==> flow/design.v <==
module UART #(parameter BaudRate = 9600, RefFrequency = 10_000_000, N = 8)(
    input    wire            CLOCK,
    input    wire            RESET_N,
    input    wire  [N-1:0]   DATAI, 
    output   reg   [N-1:0]   DATAO, 
    input    wire            WR, 
    output   wire            BUSY, 
    output   reg             VALID, 
    output   reg             TX,
    input    wire            RX
    );
    localparam  cycle = RefFrequency/BaudRate;
    reg  signed  [ 15:0]  varCount = 0;
    reg          [ 15:0]  count0   = 0;
    reg          [ 15:0]  count1   = 0;
    reg          [  7:0]  bit0     = 0;
    reg          [  7:0]  bit1     = 0;
    reg          [N-1:0]  datai    = 0;
    reg          [N-1:0]  datao    = 0;
    reg                   recving  = 0;
    reg                   sending  = 0;
    initial begin
        DATAO <= 0;
        VALID <= 0;
        TX    <= 0;
    end
    always @(posedge CLOCK or negedge RESET_N) begin
        if (!RESET_N) begin
            count0 <= 0;
            bit0 <= 0;
            recving <= 0;
            varCount <= 0;
            VALID <= 0;
        end else begin
            if (recving) begin
                if (count0 < cycle) begin
                    count0 <= count0+1;
                    varCount = RX ? varCount+1 : varCount-1;
                end else if(count0 == cycle) begin
                    count0 <= count0+1; 
                    bit0 <= bit0+1; 
                    if (bit0 == 0) begin
                        if (varCount>0) begin
                            recving <= 0;
                        end 
                    end else if (bit0 <= N) begin
                        datao[bit0-1] <= varCount>0?1:0;
                    end else begin
                        DATAO <= datao;
                        VALID <= 1;
                        recving <= 0;
                    end  
                end else begin
                    count0 <= 1;
                    varCount <= 0;
                end
            end else begin
                if (RX==0) begin
                    recving <= 1;
                    count0 <= 1;
                    bit0 <= 0;
                    varCount <= 0;
                    VALID <= 0;
                    datao <= 0;
                end
            end 
        end
    end
    assign  BUSY = sending;
    always @(posedge CLOCK or negedge RESET_N) begin
        if (!RESET_N) begin
            count1 <= 0;
            bit1 <= 0;
            sending <= 0;  
            TX <= 1;
        end else begin
            if (sending) begin
                if (count1 < cycle) begin
                    count1 <= count1+1;
                end else if(count1 == cycle) begin
                    count1 <= count1+1; 
                    bit1 <= bit1+1; 
                    if (bit1 < N) begin
                        TX <= datai[bit1];
                    end else if (bit1 == N) begin 
                        TX <= 1;
                    end else begin 
                        sending <= 0;
                    end  
                end else begin
                    count1 <= 1; 
                end
            end else begin
                if (WR) begin
                    sending <= 1; 
                    count1 <= 1;
                    datai <= DATAI;
                    bit1 <= 0;
                    TX <= 0;
                end
            end
        end
    end
endmodule 
# From RTL to reports: UART
# What the tools print for UART, step after step.
# Line numbers count from 1 in the design file above.
# Operators carry their Yosys type and port widths (W data, S select, Z words).
# Cell names lack the library's common part.
# Not given: -
[inputs] top_module="UART" clock="CLOCK" cell_library="sky130hd" lib_corner="tt_025C_1v80"

# Word-level counts
# Yosys after proc, flatten, opt, wreduce and memory -nomap, before mapping. Memory bits, and registers merged into a memory's read port (data or address), are not among the register bits. Print and check cells are not counted. Equal cells are merged and count once.
[bits] ff_bits=92 in_bits=12 out_inout_bits=11 elab_cells=110
[classes] n_addsub=8 compare=5 n_eq=13 shift=3 mux=52 bitwise=7 reduce_and_logical=10
[ops] operator="$mux W16" count=13
[ops] operator="$mux W8" count=13
[ops] operator="$shift A1 B33 Y8" count=1
[ops] operator="$shift A1 B33 Y8 const A" count=1
[ops] operator="$neg A32 Y33" count=1
[ops] operator="$add A16 B1 Y16 const B" count=2
[ops] operator="$lt A16 B11 Y1 const B" count=2
[ops] operator="$eq A16 B11 Y1 const B" count=2
[ops] operator="$mux W1" count=26
[ops] operator="$gt A16 B1 Y1 const B" count=1
[ops] operator="$add A16 B2 Y16 const B" count=1
[ops] operator="$sub A16 B2 Y16 const B" count=1
[ops] operator="$add A8 B1 Y8 const B" count=2
[ops] operator="$reduce_and A6 Y1" count=2
[ops] operator="$reduce_and A3 Y1" count=3
[ops] operator="$sub A8 B1 Y9 const B" count=1
[ops] operator="$ne A2 B1 Y1 const B" count=4
[ops] operator="$ne A2 B2 Y1 const B" count=4
[ops] operator="$le A8 B4 Y1 const B" count=1
[ops] operator="$lt A8 B4 Y1 const B" count=1
[ops] operator="$eq A8 B4 Y1 const B" count=1
[ops] operator="$and A8 B8 Y8" count=1
[ops] operator="$or A8 B8 Y8" count=1
[ops] operator="$shiftx A8 B8 Y1" count=1
[ops] operator="$not A8 Y8" count=1
[ops] operator="$logic_not A8 Y1" count=1
[ops] operator="$reduce_and A5 Y1" count=1
[ops] operator="$not A1 Y1" count=4
# Other operator kinds: 5; their cells: 5.

# Longest topological paths
# Longest topological path by Yosys (ltp), each cell counted once; first at word level (registers and memories cut), then after technology mapping (sequential cells cut; the memories' decode and read muxes count).
[logic_depth] word_depth=11 ABC_AREA=0 mapped_depth=16 ltp_nobuf=14

# Synthesis result
# Source: synth_stat.txt of the flow (Yosys; design flattened, memories mapped). It holds for the ABC_AREA given above (unset counts as 0); a run with the other value may have another netlist.
[types] cell_type="dfrtp_1" count=67 type_area_um2=1.68E+03
[types] cell_type="edfxtp_1" count=24 type_area_um2=720.691
[types] cell_type="ha_1" count=34 type_area_um2=425.408
[types] cell_type="nand2_1" count=70 type_area_um2=262.752
[types] cell_type="o21ai_0" count=43 type_area_um2=215.206
[types] cell_type="nor2_1" count=46 type_area_um2=172.666
[types] cell_type="xor2_1" count=16 type_area_um2=140.134
[types] cell_type="a21oi_1" count=24 type_area_um2=120.115
[types] cell_type="and3_1" count=17 type_area_um2=106.352
[types] cell_type="nand3_1" count=21 type_area_um2=105.101
[types] cell_type="mux2i_1" count=10 type_area_um2=100.096
[types] cell_type="o31ai_1" count=11 type_area_um2=82.579
[types] cell_type="xnor2_1" count=9 type_area_um2=78.826
[types] cell_type="inv_1" count=20 type_area_um2=75.072
[types] cell_type="or3_1" count=11 type_area_um2=68.816
[types] cell_type="a21o_1" count=9 type_area_um2=67.565
[types] cell_type="o21ai_1" count=13 type_area_um2=65.062
[types] cell_type="nand4_1" count=10 type_area_um2=62.56
# Not listed: further types 55, cells in them 134.
[synth_totals] stdcells=589 synth_area_um2=5664.2 sequential_area_um2=2423.6 ffs=92

# Worst setup path after synthesis
# OpenSTA on the mapped netlist: ideal clock, no wires. The path of least setup slack (recovery checks aside). Input and output delay are each 20% of the period. Register names are those of the netlist, which keeps one name where synthesis merged equal registers.
[synth_path] kind="register to register" startpoint="register bit0[0]" endpoint="register datao[6]" clock_period_ns=6.07 t_first_pin_ns=0.000 t_arrival_ns=3.740 required_ns=5.801 path_slack_ns=2.061 path_delay_ns=4.009 path_stages=16 n_path_buf=2 period_less_setup_slack_ns=4.009
# "path_delay_ns" = arrival - input delay + setup time.
# "path_stages" counts driving pins, that of a launching flip-flop among them; a cell with two outputs on the path counts twice.
# "period_less_setup_slack_ns" is the clock period less the worst setup slack; recovery checks do not enter. This is arithmetic on one report: input and output delays are still those of the set period (20% each).
# The rows between start and end are the longest chain of elaborated cells between them; the timing report does not say that the signal goes this way. Where chains are equally long, one stands for them.
# Each line given opens the expression or statement behind the cell; cells for indexed reads and writes are added by Yosys, which also makes memories of some case tables.
# A register here has more assigning lines than the two given.
# Lines with a computed index may be missing from the assigning lines.
# The path ends at the data pin of a flip-flop with enable; ways to the enable are not counted.
[synth_between] cell_sequence="dfrtp_1 buf_2 inv_1 ha_1 buf_6 or3b_1 nor2_1 a22oi_1 a211oi_2 o211ai_2 ha_1 or4b_4 nor4_2 nand4_4 nor4b_2 mux2i_1" elab_chain_cells=11 cells_between=14
[synth_lines] item="start, declared" line_no=16 source="reg          [  7:0]  bit0     = 0;"
[synth_lines] item="start, assigned" line_no=30 source="bit0 <= 0;"
[synth_lines] item="start, assigned" line_no=41 source="bit0 <= bit0+1;"
[synth_lines] item="$sub A8 B1 Y9" line_no=47 source="datao[bit0-1] <= varCount>0?1:0;"
[synth_lines] item="$neg A32 Y33" line_no=47
[synth_lines] item="$shift A1 B33 Y8" line_no=47
[synth_lines] item="$not A8 Y8" line_no=47
[synth_lines] item="$and A8 B8 Y8" line_no=47
[synth_lines] item="$or A8 B8 Y8" line_no=47
[synth_lines] item="$mux W8" line_no=46 source="end else if (bit0 <= N) begin"
[synth_lines] item="$mux W8" line_no=42 source="if (bit0 == 0) begin"
[synth_lines] item="$mux W8" line_no=39 source="end else if(count0 == cycle) begin"
[synth_lines] item="$mux W8" line_no=36 source="if (count0 < cycle) begin"
[synth_lines] item="$mux W8" line_no=35 source="if (recving) begin"
[synth_lines] item="end, assigned" line_no=64 source="datao <= 0;"
[synth_lines] item="end, declared" line_no=19 source="reg          [N-1:0]  datao    = 0;"

# Worst path after layout
# From the final timing report of run A: the path of least setup slack in the routed layout; clock arrival at registers is part of the times.
[layout_path] kind="register to register" startpoint="register bit0[0]" endpoint="register datao[6]" clock_period_ns=6.14 t_first_pin_ns=0.34 t_arrival_ns=4.73 required_ns=6.33 path_slack_ns=1.60 path_stages=14 n_path_buf=0
# The rows between start and end are the longest chain of elaborated cells between them; the timing report does not say that the signal goes this way. Where chains are equally long, one stands for them.
# A register here has more assigning lines than the two given.
# Lines with a computed index may be missing from the assigning lines.
# The path ends at the data pin of a flip-flop with enable; ways to the enable are not counted.
[layout_between] cell_sequence="dfrtp_1 inv_1 ha_1 or3b_1 nor2_1 a22oi_1 a211oi_2 o211ai_2 ha_1 or4b_4 nor4_2 nand4_4 nor4b_2 mux2i_1" elab_chain_cells=11 cells_between=14
[layout_lines] item="start, declared" line_no=16 source="reg          [  7:0]  bit0     = 0;"
[layout_lines] item="start, assigned" line_no=30 source="bit0 <= 0;"
[layout_lines] item="start, assigned" line_no=41 source="bit0 <= bit0+1;"
[layout_lines] item="$sub A8 B1 Y9" line_no=47 source="datao[bit0-1] <= varCount>0?1:0;"
[layout_lines] item="$neg A32 Y33" line_no=47
[layout_lines] item="$shift A1 B33 Y8" line_no=47
[layout_lines] item="$not A8 Y8" line_no=47
[layout_lines] item="$and A8 B8 Y8" line_no=47
[layout_lines] item="$or A8 B8 Y8" line_no=47
[layout_lines] item="$mux W8" line_no=46 source="end else if (bit0 <= N) begin"
[layout_lines] item="$mux W8" line_no=42 source="if (bit0 == 0) begin"
[layout_lines] item="$mux W8" line_no=39 source="end else if(count0 == cycle) begin"
[layout_lines] item="$mux W8" line_no=36 source="if (count0 < cycle) begin"
[layout_lines] item="$mux W8" line_no=35 source="if (recving) begin"
[layout_lines] item="end, assigned" line_no=64 source="datao <= 0;"
[layout_lines] item="end, declared" line_no=19 source="reg          [N-1:0]  datao    = 0;"

Wiki page: UART / flow data

Stored flow runs of UART (2 of them; Yosys, OpenROAD, sky130hd). They differ in their settings and are not a sequence. Constraints: input delay and output delay 20% of the set period each, output load 0.01 pF.
By "period_less_ws_ns" is meant the clock period of the run minus its worst setup slack. This is arithmetic on one report: input and output delays are still those of the set period (20% each).

[flow] run A: files
==> flow/run.sh <==
#!/bin/bash
# the make line also repeats the synthesis and layout settings of config.mk as NAME=value (left out here)
make -C /OpenROAD-flow-scripts/flow DESIGN_CONFIG=/design/flow/config.mk WORK_HOME=/design/flow/orfs CLKGATE_MAP_FILE= finish
==> flow/config.mk <==
export PLATFORM = sky130hd
export DESIGN_NAME = UART
export DESIGN_NICKNAME = UART
export VERILOG_FILES = /design/flow/design.v
export SDC_FILE = /design/flow/constraint.sdc
export NUM_CORES = 4
export LEC_CHECK = 0
export CAP_MARGIN = 20
export CORE_MARGIN = 2
export CORE_UTILIZATION = 40
export SLEW_MARGIN = 20
==> flow/constraint.sdc <==
create_clock -name core_clock -period 6.14 [get_ports {CLOCK}]
set_input_delay 1.2280 -clock core_clock [delete_from_list [all_inputs] [get_ports {CLOCK}]]
set_output_delay 1.2280 -clock core_clock [all_outputs]
set_load 0.01 [all_outputs]

[flow] run A: metrics
[metrics] yosys.chip_area_um2 = 5664.2
[metrics] design.die.area_um2 = 15127.8
[metrics] post_route_stdcell_area_um2 = 6302.3
[metrics] setup_worst_slack_ns = 1.599
[metrics] tns_ns = 0.000
[metrics] holdWs_ns = 0.466
[metrics] period_less_ws_ns = 4.541

[flow] run B: files
==> flow/run.sh <==
#!/bin/bash
# the make line also repeats the synthesis and layout settings of config.mk as NAME=value (left out here)
make -C /OpenROAD-flow-scripts/flow DESIGN_CONFIG=/design/flow/config.mk WORK_HOME=/design/flow/orfs CLKGATE_MAP_FILE= finish
==> flow/config.mk <==
export PLATFORM = sky130hd
export DESIGN_NAME = UART
export DESIGN_NICKNAME = UART
export VERILOG_FILES = /design/flow/design.v
export SDC_FILE = /design/flow/constraint.sdc
export NUM_CORES = 4
export LEC_CHECK = 0
export ABC_AREA = 0
export CAP_MARGIN = 20
export CELL_PAD_IN_SITES_DETAIL_PLACEMENT = 2
export CELL_PAD_IN_SITES_GLOBAL_PLACEMENT = 1
export CORE_ASPECT_RATIO = 1.77
export CORE_MARGIN = 7
export CORE_UTILIZATION = 52
export CTS_CLUSTER_DIAMETER = 283
export GPL_ROUTABILITY_DRIVEN = 1
export MAX_ROUTING_LAYER = met4
export PLACE_DENSITY = 0.63
export SETUP_SLACK_MARGIN = 1.78
export SLEW_MARGIN = 35
export TNS_END_PERCENT = 70
==> flow/constraint.sdc <==
create_clock -name core_clock -period 7.03 [get_ports {CLOCK}]
set_input_delay 1.4060 -clock core_clock [delete_from_list [all_inputs] [get_ports {CLOCK}]]
set_output_delay 1.4060 -clock core_clock [all_outputs]
set_load 0.01 [all_outputs]

[flow] run B: no results, clock tree synthesis failed with DPL-0033
